==> flow/design.v <==
module clock_generator #(
    parameter logic [7:0] CLK_CLK_DIVISION = 8'd14,
    parameter logic [7:0] CLK_AUDIO_FRAME_LEN = 8'd64
) (
    input  logic clk_i,
    input  logic rst_ni,
    input  logic enable_i,
    output logic bclk_o,
    output logic lrclk_o
);
    localparam logic [7:0] BCLK_CNTR_HALF_CC = CLK_CLK_DIVISION/2 - 1;
    localparam logic [7:0] BCLK_CNTR_FULL_CC = BCLK_CNTR_HALF_CC * 2 + 1;
    localparam logic [7:0] AUDIO_FRAME_CNTR_HALF = CLK_AUDIO_FRAME_LEN/2 - 1;
    logic [7:0] elapsed_cycles;
    logic [7:0] frame_cntr;
    always_ff @(posedge clk_i or negedge rst_ni) begin
        if (~rst_ni) begin
            elapsed_cycles <= BCLK_CNTR_FULL_CC;
            bclk_o <= 1'b0;
            frame_cntr <= AUDIO_FRAME_CNTR_HALF;
            lrclk_o <= 1'b1;
        end else if (enable_i) begin
            elapsed_cycles <= elapsed_cycles - 1;
            if (elapsed_cycles <= 0) begin
                bclk_o <= ~bclk_o;
                elapsed_cycles <= BCLK_CNTR_HALF_CC;
                if (bclk_o) begin
                    frame_cntr <= frame_cntr - 1;
                    if (frame_cntr == 0) begin
                        lrclk_o <= ~lrclk_o;
                        frame_cntr <= AUDIO_FRAME_CNTR_HALF;
                    end
                end
            end
        end
    end
endmodule
; ---- From RTL to reports: clock_generator
; The steps from the RTL of clock_generator to its reports follow in flow order.
; Line numbers count from 1 in the design file above.
; Library cell names are shortened.
; Not given: -
[design]
top = clock_generator
clock = clk_i
cell_library = sky130hd
lib_corner = tt_025C_1v80

; ---- Word level
; Yosys after proc, flatten, opt, wreduce and memory -nomap, before mapping. Enables and synchronous resets that opt folds into registers are not counted as muxes. Memory bits, and registers merged into a memory's read port (data or address), are not among the register bits. Print and check cells are not counted. Equal cells are merged and count once.
[op_classes]
n_addsub = 2
n_reduce_logical = 4
logic = 2
muxes = 2
compare = 1
[ops]
columns = cell, n
row1 = 8-bit by 1-bit subtractor with 8-bit output with constant B, 2
row2 = 8-bit 2-to-1 mux, 2
row3 = 8-bit by 1-bit less-or-equal comparator with 1-bit output with constant B, 1
row4 = 8-bit logical NOT, 1
row5 = 4-bit AND reduction, 1
row6 = 3-bit AND reduction, 1
row7 = 1-bit NOT, 2
row8 = 2-bit AND reduction, 1
[bits]
register_bits = 18
input_bits = 3
output_inout_bits = 2

; ---- Longest topological paths
; Longest topological path by Yosys (ltp), each cell counted once; first at word level (registers and memories cut), then after technology mapping (sequential cells cut; the memories' decode and read muxes count).
[logic_depth]
word_depth = 2
abc_area = 0
mapped_depth = 7
mapped_depth_nobuf = 6

; ---- Mapped cells and area
; The flow's flattened synthesis, as Yosys stat reports it; memories are mapped. The netlist is that of the ABC_AREA named above (0 if unset); the other value can give another one.
; The area totals of this step are shown rounded.
[mapped]
sequential_area_um2 = 462
mapped_cells = 83
buffers = 1
ff_cells = 18
area_um2 = 916
[by_type]
columns = type, n, area_total_um2
row1 = dfstp_2, 9, 236.477
row2 = dfrtp_1, 9, 225.216
row3 = xnor2_1, 8, 70.067
row4 = nor4b_4, 2, 47.546
row5 = nand2_1, 7, 26.275
row6 = nor2_1, 7, 26.275
row7 = ha_1, 2, 25.024
row8 = mux2_2, 2, 22.522
row9 = nand3_1, 4, 20.019
row10 = nor3_1, 4, 20.019
row11 = nand4_1, 3, 18.768
row12 = nor2b_1, 3, 18.768
row13 = inv_1, 4, 15.014
row14 = nor4b_2, 1, 15.014
row15 = and2_1, 2, 12.512
row16 = nand2b_1, 2, 12.512
row17 = mux2_1, 1, 11.261
row18 = mux2i_1, 1, 10.01
; Other cell types: 11; their cells: 12.

; ---- Path before layout
; Source: OpenSTA report_checks on the synthesized netlist (no wires, ideal clock, input and output delay 20% of the period each), path of least setup slack; recovery checks are left aside. Register names are those of the netlist, which keeps one name where synthesis merged equal registers.
[synth_path]
kind = register to register
startpoint = register elapsed_cycles[0]
endpoint = register frame_cntr[6]
setup_slack_ns = 0.193
driving_pins = 7
n_path_buf = 0
delay_ns = 1.668
required_time_ns = 1.735
arrival_ns = 1.543
clock_period_ns = 1.86
setup_time_ns = 0.125
synth_period_reached_ns = 1.667
; "delay_ns" is the arrival time less input delay plus setup time.
; "driving_pins" counts driving pins, that of a launching flip-flop among them; a cell with two outputs on the path counts twice.
; "synth_period_reached_ns" is the clock period less the worst setup slack; recovery checks do not enter. This is arithmetic on one report: input and output delays are still those of the set period (20% each).
; The rows between start and end are the longest chain of elaborated cells between them; the timing report does not say that the signal goes this way. Where chains are equally long, one stands for them.
; Each line given opens the expression or statement behind the cell; cells for indexed reads and writes are added by Yosys, which also makes memories of some case tables.
; At most two assigning lines are given for a register; there are more.
[synth_via]
cell_sequence = dfstp_2 > inv_1 > ha_1 > nor4b_4 > nand4_1 > nor3_1 > mux2_2
elab_chain_cells = 2
cone_cells = 2
lines_between = 1
cone_classes = 1 x compare; 1 x reduce/logical
[synth_rtl]
columns = element, line_no
row1 = "start, declared", 14  ; logic [7:0] elapsed_cycles;
row2 = "start, assigned", 18  ; elapsed_cycles <= BCLK_CNTR_FULL_CC;
row3 = "start, assigned", 23  ; elapsed_cycles <= elapsed_cycles - 1;
row4 = 8-bit by 1-bit less-or-equal comparator with 1-bit output, 24  ; if (elapsed_cycles <= 0) begin
row5 = 3-bit AND reduction, -
row6 = "end, assigned", 20  ; frame_cntr <= AUDIO_FRAME_CNTR_HALF;
row7 = "end, assigned", 28  ; frame_cntr <= frame_cntr - 1;
row8 = "end, declared", 15  ; logic [7:0] frame_cntr;

; ---- Worst path after layout
; Path of least setup slack in the final report of stored run 1 (OpenROAD, finished layout, wires in). Where an end is a register, its clock arrival counts in the times.
[layout_path]
kind = register to register
startpoint = register elapsed_cycles[5]
endpoint = register frame_cntr[7]
arrival_ns = 1.78
setup_time_ns = 0.12
n_path_buf = 0
required_time_ns = 1.29
clock_period_ns = 1.16
driving_pins = 5
setup_slack_ns = -0.49
; The rows between start and end are the longest chain of elaborated cells between them; the timing report does not say that the signal goes this way. Where chains are equally long, one stands for them.
; At most two assigning lines are given for a register; there are more.
[layout_via]
cell_sequence = dfrtp_1 > nor4b_4 > nor4b_4 > nand4_1 > mux2_1
elab_chain_cells = 2
cone_cells = 2
lines_between = 1
cone_classes = 1 x compare; 1 x reduce/logical
[layout_rtl]
columns = element, line_no
row1 = "start, declared", 14  ; logic [7:0] elapsed_cycles;
row2 = "start, assigned", 18  ; elapsed_cycles <= BCLK_CNTR_FULL_CC;
row3 = "start, assigned", 23  ; elapsed_cycles <= elapsed_cycles - 1;
row4 = 8-bit by 1-bit less-or-equal comparator with 1-bit output, 24  ; if (elapsed_cycles <= 0) begin
row5 = 3-bit AND reduction, -
row6 = "end, assigned", 20  ; frame_cntr <= AUDIO_FRAME_CNTR_HALF;
row7 = "end, assigned", 28  ; frame_cntr <= frame_cntr - 1;
row8 = "end, declared", 15  ; logic [7:0] frame_cntr;

; Module clock_generator, platform sky130hd: 2 stored runs of the flow (Yosys, OpenROAD) with differing settings, in no particular order. Input and output delays are each 20% of the period that was set; the output load is 0.01 pF.
; By "timing.worst_path_ns" is meant the share of the clock period that the worst setup path is allowed (20% is reserved at inputs, 20% at outputs), minus its slack. Clock arrival times at its registers enter into it.
; "design_power_uw" is the tool's figure for a default switching activity; nothing was simulated.
; Results are given in rounded form.

[stored run 1: settings]
period_ns = 1.16
CORE_UTILIZATION = 31
PLACE_DENSITY = 0.75
CORE_ASPECT_RATIO = 0.61
CORE_MARGIN = 4
CTS_CLUSTER_DIAMETER = 143
MIN_ROUTING_LAYER = met2
MAX_ROUTING_LAYER = met5
CAP_MARGIN = 20
SLEW_MARGIN = 20
[stored run 1: results]
final_setup_tns_ns = -5.70
finish.utilization_pct = 54.0
setup_worst_slack_ns = -0.489
post_route_stdcell_area_um2 = 1520
timing.worst_path_ns = 1.65
timing.worst_path_kind = register to register
design_power_uw = 3420
ys_area_um2 = 916
die_area_um2 = 3910

[stored run 2: settings]
period_ns = 2.39
CORE_UTILIZATION = 33
SETUP_SLACK_MARGIN = 0.09
PLACE_DENSITY_LB_ADDON = 0.05
CELL_PAD_IN_SITES_GLOBAL_PLACEMENT = 3
ABC_AREA = 1
MIN_ROUTING_LAYER = met1
CAP_MARGIN = 20
CORE_MARGIN = 2
SLEW_MARGIN = 20
[stored run 2: results]
final_setup_tns_ns = 0.000
finish.utilization_pct = 39.7
setup_worst_slack_ns = 0.511
post_route_stdcell_area_um2 = 1110
timing.worst_path_ns = 1.40
timing.worst_path_kind = register to output
design_power_uw = 895
ys_area_um2 = 991
die_area_um2 = 3460
